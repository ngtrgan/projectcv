==> flow/design.v <==
module fir_csr(
  input wire clk,
  input wire rst_n,
  input wire chipselect,
  input wire write,
  input wire read,
  input wire [3:0] address,
  input wire [31:0] writedata,
  input wire [17:0] dout,
  input wire status,
  output reg control,
  output reg [31:0] readdata,
  output reg [7:0] store0,
  output reg [7:0] store1,
  output reg [7:0] store2,
  output reg [7:0] store3,
  output reg [7:0] store4,
  output reg [7:0] store5,
  output reg [7:0] store6,
  output reg [7:0] store7
);
  reg [7:0] store_internal [7:0];
  reg [31:0] data_reg;
  reg [3:0] decode_address;
  integer i;   
  always @(*) begin
    decode_address = address[3:0];
    store0 = store_internal[0];
    store1 = store_internal[1];
    store2 = store_internal[2];
    store3 = store_internal[3];
    store4 = store_internal[4];
    store5 = store_internal[5];
    store6 = store_internal[6];
    store7 = store_internal[7];
  end
  always @(posedge clk or negedge rst_n) begin
    if (!rst_n) begin
      for (i = 0; i < 8; i = i + 1) begin
        store_internal[i] <= 8'b0;
      end
    end else if (chipselect & write & status) begin
      case (decode_address)
        4'd0: store_internal[0] <= writedata[7:0];
        4'd1: store_internal[1] <= writedata[7:0];
        4'd2: store_internal[2] <= writedata[7:0];
        4'd3: store_internal[3] <= writedata[7:0];
        4'd4: store_internal[4] <= writedata[7:0];
        4'd5: store_internal[5] <= writedata[7:0];
        4'd6: store_internal[6] <= writedata[7:0];
        4'd7: store_internal[7] <= writedata[7:0];
        default: ;
      endcase
    end
  end
  always @(posedge clk or negedge rst_n) begin
    if (!rst_n) begin
      data_reg <= 32'h0;
      control <= 1'b0;
    end else if (chipselect & read) begin
      case (decode_address)
        4'd0: data_reg <= {24'b0, store_internal[0]};
        4'd1: data_reg <= {24'b0, store_internal[1]};
        4'd2: data_reg <= {24'b0, store_internal[2]};
        4'd3: data_reg <= {24'b0, store_internal[3]};
        4'd4: data_reg <= {24'b0, store_internal[4]};
        4'd5: data_reg <= {24'b0, store_internal[5]};
        4'd6: data_reg <= {24'b0, store_internal[6]};
        4'd7: data_reg <= {24'b0, store_internal[7]};
        4'd8: begin
          control <= 1'b1;
          data_reg <= {14'b0, dout};
        end
        default: data_reg <= 32'h0;
      endcase
    end else begin
      data_reg <= data_reg;
      control <= 1'b0;
    end
  end
endmodule
---- From RTL to reports: fir_csr ----
Tool output for the design above, in the order of the flow.
Line numbers count from 1 in the design file above.
Operators carry their Yosys type and port widths (W data, S select, Z words).
Library cell names are shortened.
The mark n/a stands for no value.
inputs
  top ..................................... fir_csr
  clock input ............................. clk
  library ................................. sky130hd
  library corner .......................... tt_025C_1v80

---- Word-level counts ----
Counts by Yosys on the flattened word-level netlist (proc, flatten, opt, wreduce). Print and check cells are left out. Cells with the same type and inputs are merged into one.
storage and ports
  register bits after elaboration ......... 65
  input port bits ......................... 60
  output and inout port bits .............. 97
  elaborated cells ........................ 32
cells by class
  eq/ne operators ......................... 9
  multiplexer cells ....................... 2
  bitwise gates (word level) .............. 3
  reductions and logical operators ........ 9
operators by type and width
  kind                  number
  $reduce_and A2 Y1     8
  $eq A4 B3 Y1 const B  4
  $eq A4 B2 Y1 const B  2
  $eq A4 B1 Y1 const B  1
  $eq A4 B4 Y1 const B  1
  $logic_not A4 Y1      1
  $and A1 B1 Y1         3
  $ne A2 B1 Y1 const B  1
  $mux W1               2

---- Longest topological paths ----
Longest topological path by Yosys (ltp), each cell counted once; first at word level (registers and memories cut), then after technology mapping (sequential cells cut; the memories' decode and read muxes count).
depth
  depth after elaboration ................. 3
  ABC_AREA ................................ 0
  gate-level depth with buffers ........... 5

---- Mapped cells and area ----
Source: synth_stat.txt of the flow (Yosys; design flattened, memories mapped). It holds for the ABC_AREA given above (unset counts as 0); a run with the other value may have another netlist.
synthesis totals
  cell count .............................. 182
  chip area (Yosys) ....................... 2762.6 sq um
  sequential part of the area ............. 1626.6 sq um
  flip-flops .............................. 65
  buffer cells ............................ 36
cell types
  cell type  number  area in all (sq um)
  dfrtp_1    65      1626.56
  mux2_2     56      630.605
  buf_4      32      240.23
  mux2_4     8       120.115
  nor3_2     2       20.019
  nor2_2     2       12.512
  buf_6      1       11.261
  or4_4      1       11.261
  o211a_1    1       10.01
  nand4b_1   1       8.758
  nor4b_1    1       8.758
  or3b_1     1       8.758
  clkbuf_1   2       7.507
  nand3b_1   1       7.507
  nor2_1     2       7.507
  or4_1      1       7.507
  nand4_1    1       6.256
  buf_2      1       5.005
Not listed: further types 3, cells in them 3.

---- Worst setup path after synthesis ----
Path of least setup slack by OpenSTA after synthesis, without wires, with an ideal clock, recovery checks aside; 20% of the period is set as input and as output delay. Where synthesis merged equal registers, the netlist keeps one of their names.
path after synthesis
  path kind ............................... input to register
  start point ............................. input port address[2]
  end point ............................... register store_internal[0][0]
  clock period ............................ 1.71 ns
  input delay ............................. 0.342 ns
  library setup time ...................... 0.125 ns
  launch time at the first pin ............ 0.342 ns
  arrival ................................. 1.691 ns
  data required time ...................... 1.585 ns
  path slack .............................. -0.106 ns
  path delay .............................. 1.474 ns
  stages on the path ...................... 5
  synthesis period reached ................ 1.816 ns
"path delay" = arrival - input delay + setup time.
"stages on the path": output pins that drive a net of the path, with the launching flip-flop's if there is one; two outputs of one cell count as two.
"synthesis period reached" is the clock period less the worst setup slack; recovery checks do not enter. This is arithmetic on one report: input and output delays are still those of the set period (20% each).
The rows between start and end are the longest chain of elaborated cells between them; the timing report does not say that the signal goes this way. Where chains are equally long, one stands for them.
A line is the first line of the expression or statement that the cell stems from. Yosys adds cells for indexed reads and writes and turns some case tables into memories.
between the ends, after synthesis
  path through ............................ or3b_1 buf_2 or4_4 buf_6 mux2_4
  length of the longest elaborated chain .. 2
  elaborated cells between the ends (all ways) .. 2
  those cells by class .................... 2 x reduce/logical
RTL lines, path after synthesis
  item                RTL line  text
  start: declaration  7         input wire [3:0] address,
  $logic_not A4 Y1    43        case (decode_address)
  $reduce_and A2 Y1   n/a
  end: assignment     40        store_internal[i] <= 8'b0;
  end: assignment     44        4'd0: store_internal[0] <= writedata[7:0];
  end: declaration    22        reg [7:0] store_internal [7:0];

---- Path in the finished layout ----
From the final timing report of flow run B: the path of least setup slack in the routed layout; clock arrival at registers is part of the times.
path after layout
  path kind ............................... input to register
  start point ............................. input port chipselect
  end point ............................... register store_internal[3][5]
  clock period ............................ 3.48 ns
  input delay ............................. 0.70 ns
  library setup time ...................... 0.11 ns
  launch time at the first pin ............ 0.70 ns
  arrival ................................. 2.58 ns
  data required time ...................... 3.69 ns
  path slack .............................. 1.11 ns
  stages on the path ...................... 4
The rows between start and end are the longest chain of elaborated cells between them; the timing report does not say that the signal goes this way. Where chains are equally long, one stands for them.
between the ends, after layout
  path through ............................ clkdlybuf4s50_1 or3b_1 nor2_2 mux2_2
  length of the longest elaborated chain .. 3
  elaborated cells between the ends (all ways) .. 3
  source lines of those cells ............. 1
  those cells by class .................... 2 x logic; 1 x reduce/logical
RTL lines, path after layout
  item                        RTL line  text
  start: declaration          4         input wire chipselect,
  $and A1 B1 Y1 (2 in a row)  42        end else if (chipselect & write & status) begin
  $reduce_and A2 Y1           n/a
  end: assignment             40        store_internal[i] <= 8'b0;
  end: assignment             47        4'd3: store_internal[3] <= writedata[7:0];
  end: declaration            22        reg [7:0] store_internal [7:0];

Ticket comment

Record of 2 stored runs of the RTL-to-layout flow on fir_csr, platform sky130hd. The runs are unordered. Constraints: input delay and output delay 20% of the set period each, output load 0.01 pF.
"achieved clock period (ns)" = clock period - worst setup slack. The figure is calculated, with input and output delays left at 20% of the set period.
"worst setup path time (ns)" = time allowed to the worst setup path (clock period - input delay - output delay, where it has them) - its slack; a late launch clock adds to it, a late capture clock takes from it.
"finish__power__total" is the tool's figure for a default switching activity; nothing was simulated.

Flow files of flow run A
==> flow/run.sh <==
#!/bin/bash
# the make line also repeats the synthesis and layout settings of config.mk as NAME=value (left out here)
make -C /OpenROAD-flow-scripts/flow DESIGN_CONFIG=/design/flow/config.mk WORK_HOME=/design/flow/orfs CLKGATE_MAP_FILE= finish
==> flow/config.mk <==
export PLATFORM = sky130hd
export DESIGN_NAME = fir_csr
export DESIGN_NICKNAME = fir_csr
export VERILOG_FILES = /design/flow/design.v
export SDC_FILE = /design/flow/constraint.sdc
export NUM_CORES = 4
export LEC_CHECK = 0
export CAP_MARGIN = 15
export CELL_PAD_IN_SITES_DETAIL_PLACEMENT = 1
export CORE_MARGIN = 2
export CORE_UTILIZATION = 64
export GPL_TIMING_DRIVEN = 1
export MAX_ROUTING_LAYER = met5
export PLACE_DENSITY = 0.87
export SETUP_SLACK_MARGIN = -0.08
export SLEW_MARGIN = 20
==> flow/constraint.sdc <==
create_clock -name core_clock -period 1.24 [get_ports {clk}]
set_input_delay 0.2480 -clock core_clock [delete_from_list [all_inputs] [get_ports {clk}]]
set_output_delay 0.2480 -clock core_clock [all_outputs]
set_load 0.01 [all_outputs]

report of flow run A: did not finish, place, DPL-0033

Flow files of flow run B
==> flow/run.sh <==
#!/bin/bash
# the make line also repeats the synthesis and layout settings of config.mk as NAME=value (left out here)
make -C /OpenROAD-flow-scripts/flow DESIGN_CONFIG=/design/flow/config.mk WORK_HOME=/design/flow/orfs CLKGATE_MAP_FILE= finish
==> flow/config.mk <==
export PLATFORM = sky130hd
export DESIGN_NAME = fir_csr
export DESIGN_NICKNAME = fir_csr
export VERILOG_FILES = /design/flow/design.v
export SDC_FILE = /design/flow/constraint.sdc
export NUM_CORES = 4
export LEC_CHECK = 0
export CAP_MARGIN = 20
export CORE_ASPECT_RATIO = 1.83
export CORE_MARGIN = 2
export CORE_UTILIZATION = 31
export CTS_CLUSTER_DIAMETER = 99
export MAX_ROUTING_LAYER = met4
export MIN_ROUTING_LAYER = met2
export PLACE_DENSITY = 0.73
export SLEW_MARGIN = 20
==> flow/constraint.sdc <==
create_clock -name core_clock -period 3.48 [get_ports {clk}]
set_input_delay 0.6960 -clock core_clock [delete_from_list [all_inputs] [get_ports {clk}]]
set_output_delay 0.6960 -clock core_clock [all_outputs]
set_load 0.01 [all_outputs]

report of flow run B
yosys chip area after synthesis (um^2): 2762.6
finish__design__die__area: 9717.9
finish__design__instance__area__stdcell: 3936.3
finish__design__instance__utilization: 0.4529
finish__timing__setup__ws: 1.113
finish__timing__setup__tns: 0.000
finish__timing__hold__ws: 0.368
finish__power__total: 2.271e-03
achieved clock period (ns): 2.367
worst setup path time (ns): 1.67
worst setup path kind: input to register
